==> flow/design.v <==
`default_nettype none
`timescale 1ns/1ps
module edge_detect (
    input wire              clk,
    input wire              signal,
    output wire             leading_edge_detect
    );
    reg q0, q1, q2;
    assign leading_edge_detect = q1 & (q1 ^ q2);
    always @(posedge clk) begin
        q0 <= signal;
        q1 <= q0;
        q2 <= q1;
    end
endmodule
`default_nettype none
`timescale 1ns/1ps
module frequency_counter #(
    localparam UPDATE_PERIOD = 1200,
    localparam BITS = 12
)(
    input wire              clk,
    input wire              reset,
    input wire              signal,
    input wire [BITS-1:0]   period,
    input wire              period_load,
    output wire [6:0]       segments,
    output wire             digit
    );
    localparam EDGE_COUNTER_WIDTH = $clog2(99);
    localparam STATE_COUNT  = 0;
    localparam STATE_TENS   = 1;
    localparam STATE_UNITS  = 2;
    reg [BITS-1:0] update_period;
    reg [2:0] state = STATE_COUNT;
    reg [BITS-1:0] cycle_count;
    reg [EDGE_COUNTER_WIDTH-1:0] edge_count;
    wire leading_edge_detect;
    reg [3:0] ten_count;
    reg [3:0] unit_count;
    reg load;
    edge_detect edge_detector (.clk, .signal, .leading_edge_detect);
    seven_segment seven_segment_driver (.clk, .reset,
        .load, .ten_count, .unit_count, .segments, .digit);
    always @(posedge clk) begin
        if(reset) begin
            cycle_count <= 0;
            edge_count <= 0;
            ten_count <= 0;
            unit_count <= 0;
            state <= STATE_COUNT;
            load <= 0;
            update_period <= UPDATE_PERIOD;
        end else begin
            case(state)
                STATE_COUNT: begin
                    load <= 0;
                    if (cycle_count < update_period) begin
                        cycle_count <= cycle_count + 1;
                        if (leading_edge_detect)
                            edge_count <= edge_count + 1;
                    end
                    else begin
                        cycle_count <= 0;
                        state <= STATE_TENS;
                        ten_count <= 0;
                        unit_count <= 0;
                    end
                end
                STATE_TENS: begin
                    if (edge_count >= 10) begin
                        edge_count <= edge_count - 10;
                        ten_count <= ten_count + 1;
                    end
                    else begin
                        state <= STATE_UNITS;
                    end
                end
                STATE_UNITS: begin
                    edge_count <= 0;
                    unit_count <= edge_count;
                    load <= 1;
                    state <= STATE_COUNT;
                end
                default:
                    state           <= STATE_COUNT;
            endcase
        end
        if (period_load)
            update_period <= period;
    end
endmodule
`default_nettype none
`timescale 1ns/1ps
module seven_segment (
    input wire          clk,
    input wire          reset,
    input wire          load,
    input wire [3:0]    ten_count,
    input wire [3:0]    unit_count,
    output reg [6:0]    segments,
    output reg          digit
);
    reg [3:0] ten_count_buf;
    reg [3:0] unit_count_buf;
    reg [3:0] selected_count;
    assign selected_count = digit ? ten_count_buf : unit_count_buf;
    always @(*) begin
        case (selected_count)
            7'd0: segments = 7'b0111111;  
            7'd1: segments = 7'b0000110;  
            7'd2: segments = 7'b1011011;  
            7'd3: segments = 7'b1001111;  
            7'd4: segments = 7'b1100110;  
            7'd5: segments = 7'b1101101;  
            7'd6: segments = 7'b1111100;  
            7'd7: segments = 7'b0000111;  
            7'd8: segments = 7'b1111111;  
            7'd9: segments = 7'b1100111;  
            default: segments = 7'b0000000;
        endcase
    end
    always @(posedge clk) begin
        if (reset) begin
            digit <= 1'b0;
            ten_count_buf <= 4'b0;
            unit_count_buf <= 4'b0;
        end
        else if (load) begin
            ten_count_buf <= ten_count;
            unit_count_buf <= unit_count;
        end
        else
            digit <= ~digit;
    end
endmodule
==> Tool chain data of frequency_counter <==
The steps from the RTL of frequency_counter to its reports follow in flow order.
Lines are those of the file above, counted from 1.
Operators carry their Yosys type and port widths (W data, S select, Z words).
Library cell names are shortened.
{ "setup": {"top": "frequency_counter", "clock_port": "clk", "cell_library": "sky130hd", "corner": "tt_025C_1v80"} }

==> After elaboration <==
Source: Yosys, flattened and elaborated, memories not mapped. Widths are those after wreduce. Registers that Yosys merges into a memory's read port (data or address) are not register bits. Print and check cells do not count. Equal cells are merged and count once.
Memory sizes are those after Yosys's memory passes, which may raise the word count (mostly to a power of two), join words into wider ones and drop unused or constant bits.
{ "word_totals": {"register_bits": 55, "romBits": 112, "n_memories": 1, "in_bits": 16, "out_inout_bits": 8, "word_cells": 55} }
{ "memory_table": {"columns": ["name", "words", "word_bits", "rd", "wr", "line", "rtl"], "rows": [
  ["(name not given)", 16, 7, 1, 0, 109, "case (selected_count)"]
]} }
{ "classes": {"addsub": 4, "cmp": 2, "eq_ne": 7, "muxes": 16, "logic": 3, "reduce_logical": 9} }
{ "op_table": {"columns": ["op", "count"], "rows": [
  ["$mux W12", 3],
  ["$pmux W7 S3", 1],
  ["$mux W7", 3],
  ["$pmux W4 S2", 2],
  ["$add A12 B1 Y12 const B", 1],
  ["$lt A12 B12 Y1", 1],
  ["$mux W4", 3],
  ["$ne A2 B2 Y1 const B", 4],
  ["$add A7 B1 Y7 const B", 1],
  ["$sub A7 B4 Y7 const B", 1],
  ["$ge A7 B4 Y1 const B", 1],
  ["$reduce_bool A2 Y1", 3],
  ["$pmux W3 S2", 1],
  ["$mux W3", 2],
  ["$reduce_and A2 Y1", 2],
  ["$add A4 B1 Y4 const B", 1],
  ["$reduce_and A4 Y1", 1],
  ["$eq A3 B1 Y1 const B", 1],
  ["$eq A3 B2 Y1 const B", 1],
  ["$logic_not A3 Y1", 1],
  ["$reduce_and A3 Y1", 1],
  ["$reduce_bool A3 Y1", 1],
  ["$ne A2 B1 Y1 const B", 1],
  ["$pmux W1 S2", 1],
  ["$and A1 B1 Y1", 1],
  ["$xor A1 B1 Y1", 1],
  ["$not A1 Y1", 1]
]} }

==> Longest topological paths <==
Longest topological path by Yosys (ltp), each cell counted once; first at word level (registers and memories cut), then after technology mapping (sequential cells cut; the memories' decode and read muxes count).
{ "logic_depth": {"depth_word": 5, "ABC_AREA": 0, "mapped_depth": 9, "mapped_depth_nobuf": 8} }

==> Mapped cells and area <==
Yosys stat after the flow's synthesis: flattened, memories mapped to cells. It holds for the ABC_AREA given above (unset counts as 0); a run with the other value may have another netlist.
{ "by_type": {"columns": ["type", "count", "area_total_um2"], "rows": [
  ["dfxtp_1", 42, 840.806],
  ["edfxtp_1", 12, 360.346],
  ["ha_1", 26, 325.312],
  ["nor2_1", 41, 153.898],
  ["mux2i_1", 13, 130.125],
  ["a21oi_1", 22, 110.106],
  ["inv_1", 23, 86.333],
  ["nand2_1", 21, 78.826],
  ["xnor2_1", 9, 78.826],
  ["o21ai_0", 15, 75.072],
  ["xor2_1", 8, 70.067],
  ["and2_1", 9, 56.304],
  ["nand3_1", 10, 50.048],
  ["nand4_1", 7, 43.792],
  ["nand2b_1", 6, 37.536],
  ["o31ai_1", 5, 37.536],
  ["clkbuf_1", 9, 33.782],
  ["a31oi_1", 5, 31.28]
]} }
Not listed: further types 34, cells in them 54.
{ "mapped": {"cells": 337, "synth_area_um2": 3039.2, "seqArea_um2": 1201.2, "flip_flops": 54, "buf_cells": 16} }
By module: a second synthesis without flattening, with its own total; a netlist apart from the flattened one above.
{ "unflattened": {"hier_cells": 327, "hier_area_um2": 3059.2} }
Each row is one instance without its submodules.
{ "by_module": {"columns": ["module", "n_inst", "n_cells", "mod_area_um2", "mod_seq_area_um2"], "rows": [
  ["frequency_counter", 1, 263, 2408.6, 960.9],
  ["seven_segment", 1, 60, 576.8, 180.2],
  ["edge_detect", 1, 4, 73.8, 60.1]
]} }

==> Path before layout <==
Path of least setup slack by OpenSTA after synthesis, without wires, with an ideal clock, recovery checks aside; 20% of the period is set as input and as output delay. Where synthesis merged equal registers, the netlist keeps one of their names.
{ "synth_path": {"kind": "reg2out", "startpoint": "register seven_segment_driver.digit", "endpoint": "output segments[3]", "period_ns": 3.84, "output_delay_ns": 0.768, "t_first_pin_ns": 0.000, "arrival_time_ns": 1.793, "t_required_ns": 3.072, "path_slack_ns": 1.279, "delay_ns": 1.793, "path_stages": 7, "n_path_buf": 1, "synth_period_reached_ns": 2.561} }
"delay_ns" = arrival - input delay + setup time.
At an output port there is no setup time.
"path_stages" counts driving pins, that of a launching flip-flop among them; a cell with two outputs on the path counts twice.
"synth_period_reached_ns" = period - worst setup slack (recovery checks aside). The figure is calculated, with input and output delays left at 20% of the set period.
Between the ends stands the longest chain of elaborated cells between them, by number of cells; it is not shown to be the way that was timed. Of several equally long chains one is given.
Each line given opens the expression or statement behind the cell; cells for indexed reads and writes are added by Yosys, which also makes memories of some case tables.
The chain passes a memory read, where the word-level depth is cut; so it can be longer than that depth.
{ "synth_between": {"path_cell_list": "dfxtp_1 -> clkbuf_1 -> mux2i_1 -> inv_1 -> nor2_1 -> a21oi_1 -> o21ai_0", "elab_chain_len": 2, "cone_cells": 2, "lines_between": 2, "cone_classes": "mux (1); memory (1)"} }
{ "synth_lines": {"columns": ["element", "line", "rtl"], "rows": [
  ["from (decl)", 102, "output reg          digit"],
  ["from (assign)", 125, "digit <= 1'b0;"],
  ["from (assign)", 134, "digit <= ~digit;"],
  ["$mux W4", 107, "assign selected_count = digit ? ten_count_buf : unit_count_buf;"],
  ["$mem_v2 Z16 W7", 109, "case (selected_count)"],
  ["to (decl)", 27, "output wire [6:0]       segments,"]
]} }

==> Timing after layout <==
Path of least setup slack in the final report of entry A (OpenROAD, finished layout, wires in). Where an end is a register, its clock arrival counts in the times.
{ "layout_path": {"kind": "reg2out", "startpoint": "register seven_segment_driver.digit", "endpoint": "output segments[3]", "period_ns": 3.08, "output_delay_ns": 0.62, "t_first_pin_ns": 0.30, "arrival_time_ns": 2.29, "t_required_ns": 2.46, "path_slack_ns": 0.17, "path_stages": 8, "n_path_buf": 1} }
Between the ends stands the longest chain of elaborated cells between them, by number of cells; it is not shown to be the way that was timed. Of several equally long chains one is given.
The chain passes a memory read, where the word-level depth is cut; so it can be longer than that depth.
{ "layout_between": {"path_cell_list": "dfxtp_2 -> mux2i_2 -> inv_1 -> ha_1 -> nor2_1 -> a21oi_1 -> o21ai_0 -> clkdlybuf4s50_1", "elab_chain_len": 2, "cone_cells": 2, "lines_between": 2, "cone_classes": "mux (1); memory (1)"} }
{ "layout_lines": {"columns": ["element", "line", "rtl"], "rows": [
  ["from (decl)", 102, "output reg          digit"],
  ["from (assign)", 125, "digit <= 1'b0;"],
  ["from (assign)", 134, "digit <= ~digit;"],
  ["$mux W4", 107, "assign selected_count = digit ? ten_count_buf : unit_count_buf;"],
  ["$mem_v2 Z16 W7", 109, "case (selected_count)"],
  ["to (decl)", 27, "output wire [6:0]       segments,"]
]} }

Add stored flow runs of frequency_counter

Below are 2 stored runs of the flow (Yosys, OpenROAD; platform sky130hd) on frequency_counter, each with its settings and what was measured, unordered. Constraints: input delay and output delay 20% of the set period each, output load 0.01 pF.
"achieved clock period" means the clock period less the worst setup slack. The figure is calculated, with input and output delays left at 20% of the set period.
"worst setup path time" means the part of the period allowed to the worst setup path (the constraints hold back 20% at inputs and 20% at outputs) less its slack; where the path has registers, the arrival times of their clocks count too.
By "total power after layout" is meant OpenSTA's value without simulated activity: inputs other than the clock are taken to toggle once in ten clock periods, and the tool carries that through the logic.

==> entry A: settings <==
{ "period_ns": 3.08, "CAP_MARGIN": 20, "CORE_MARGIN": 2, "CORE_UTILIZATION": 40, "SLEW_MARGIN": 20 }
==> entry A: results <==
lowest setup slack: 0.175 ns
total power after layout: 1,494 uW
smallest hold slack: 0.336 ns
utilization of the finished layout: 47.0 %
standard-cell area after layout: 3,430.8 µm²
die area: 8,311.1 µm²
worst setup path time: 2.29 ns
critical path kind: reg2out
area of the synthesized netlist: 3,039.2 µm²
sum of negative setup slack: 0.000 ns
achieved clock period: 2.905 ns

==> entry B: settings <==
{ "period_ns": 3.83, "CORE_UTILIZATION": 69, "SETUP_SLACK_MARGIN": 0.18, "HOLD_SLACK_MARGIN": -0.06, "CORE_ASPECT_RATIO": 0.6, "CORE_MARGIN": 10, "CELL_PAD_IN_SITES_GLOBAL_PLACEMENT": 1, "TNS_END_PERCENT": 40, "GPL_TIMING_DRIVEN": 0, "CTS_CLUSTER_SIZE": 71, "MIN_ROUTING_LAYER": "met1", "CAP_MARGIN": 20, "SLEW_MARGIN": 20 }
==> entry B: results <==
no final report: placement broke off with GPL-0301
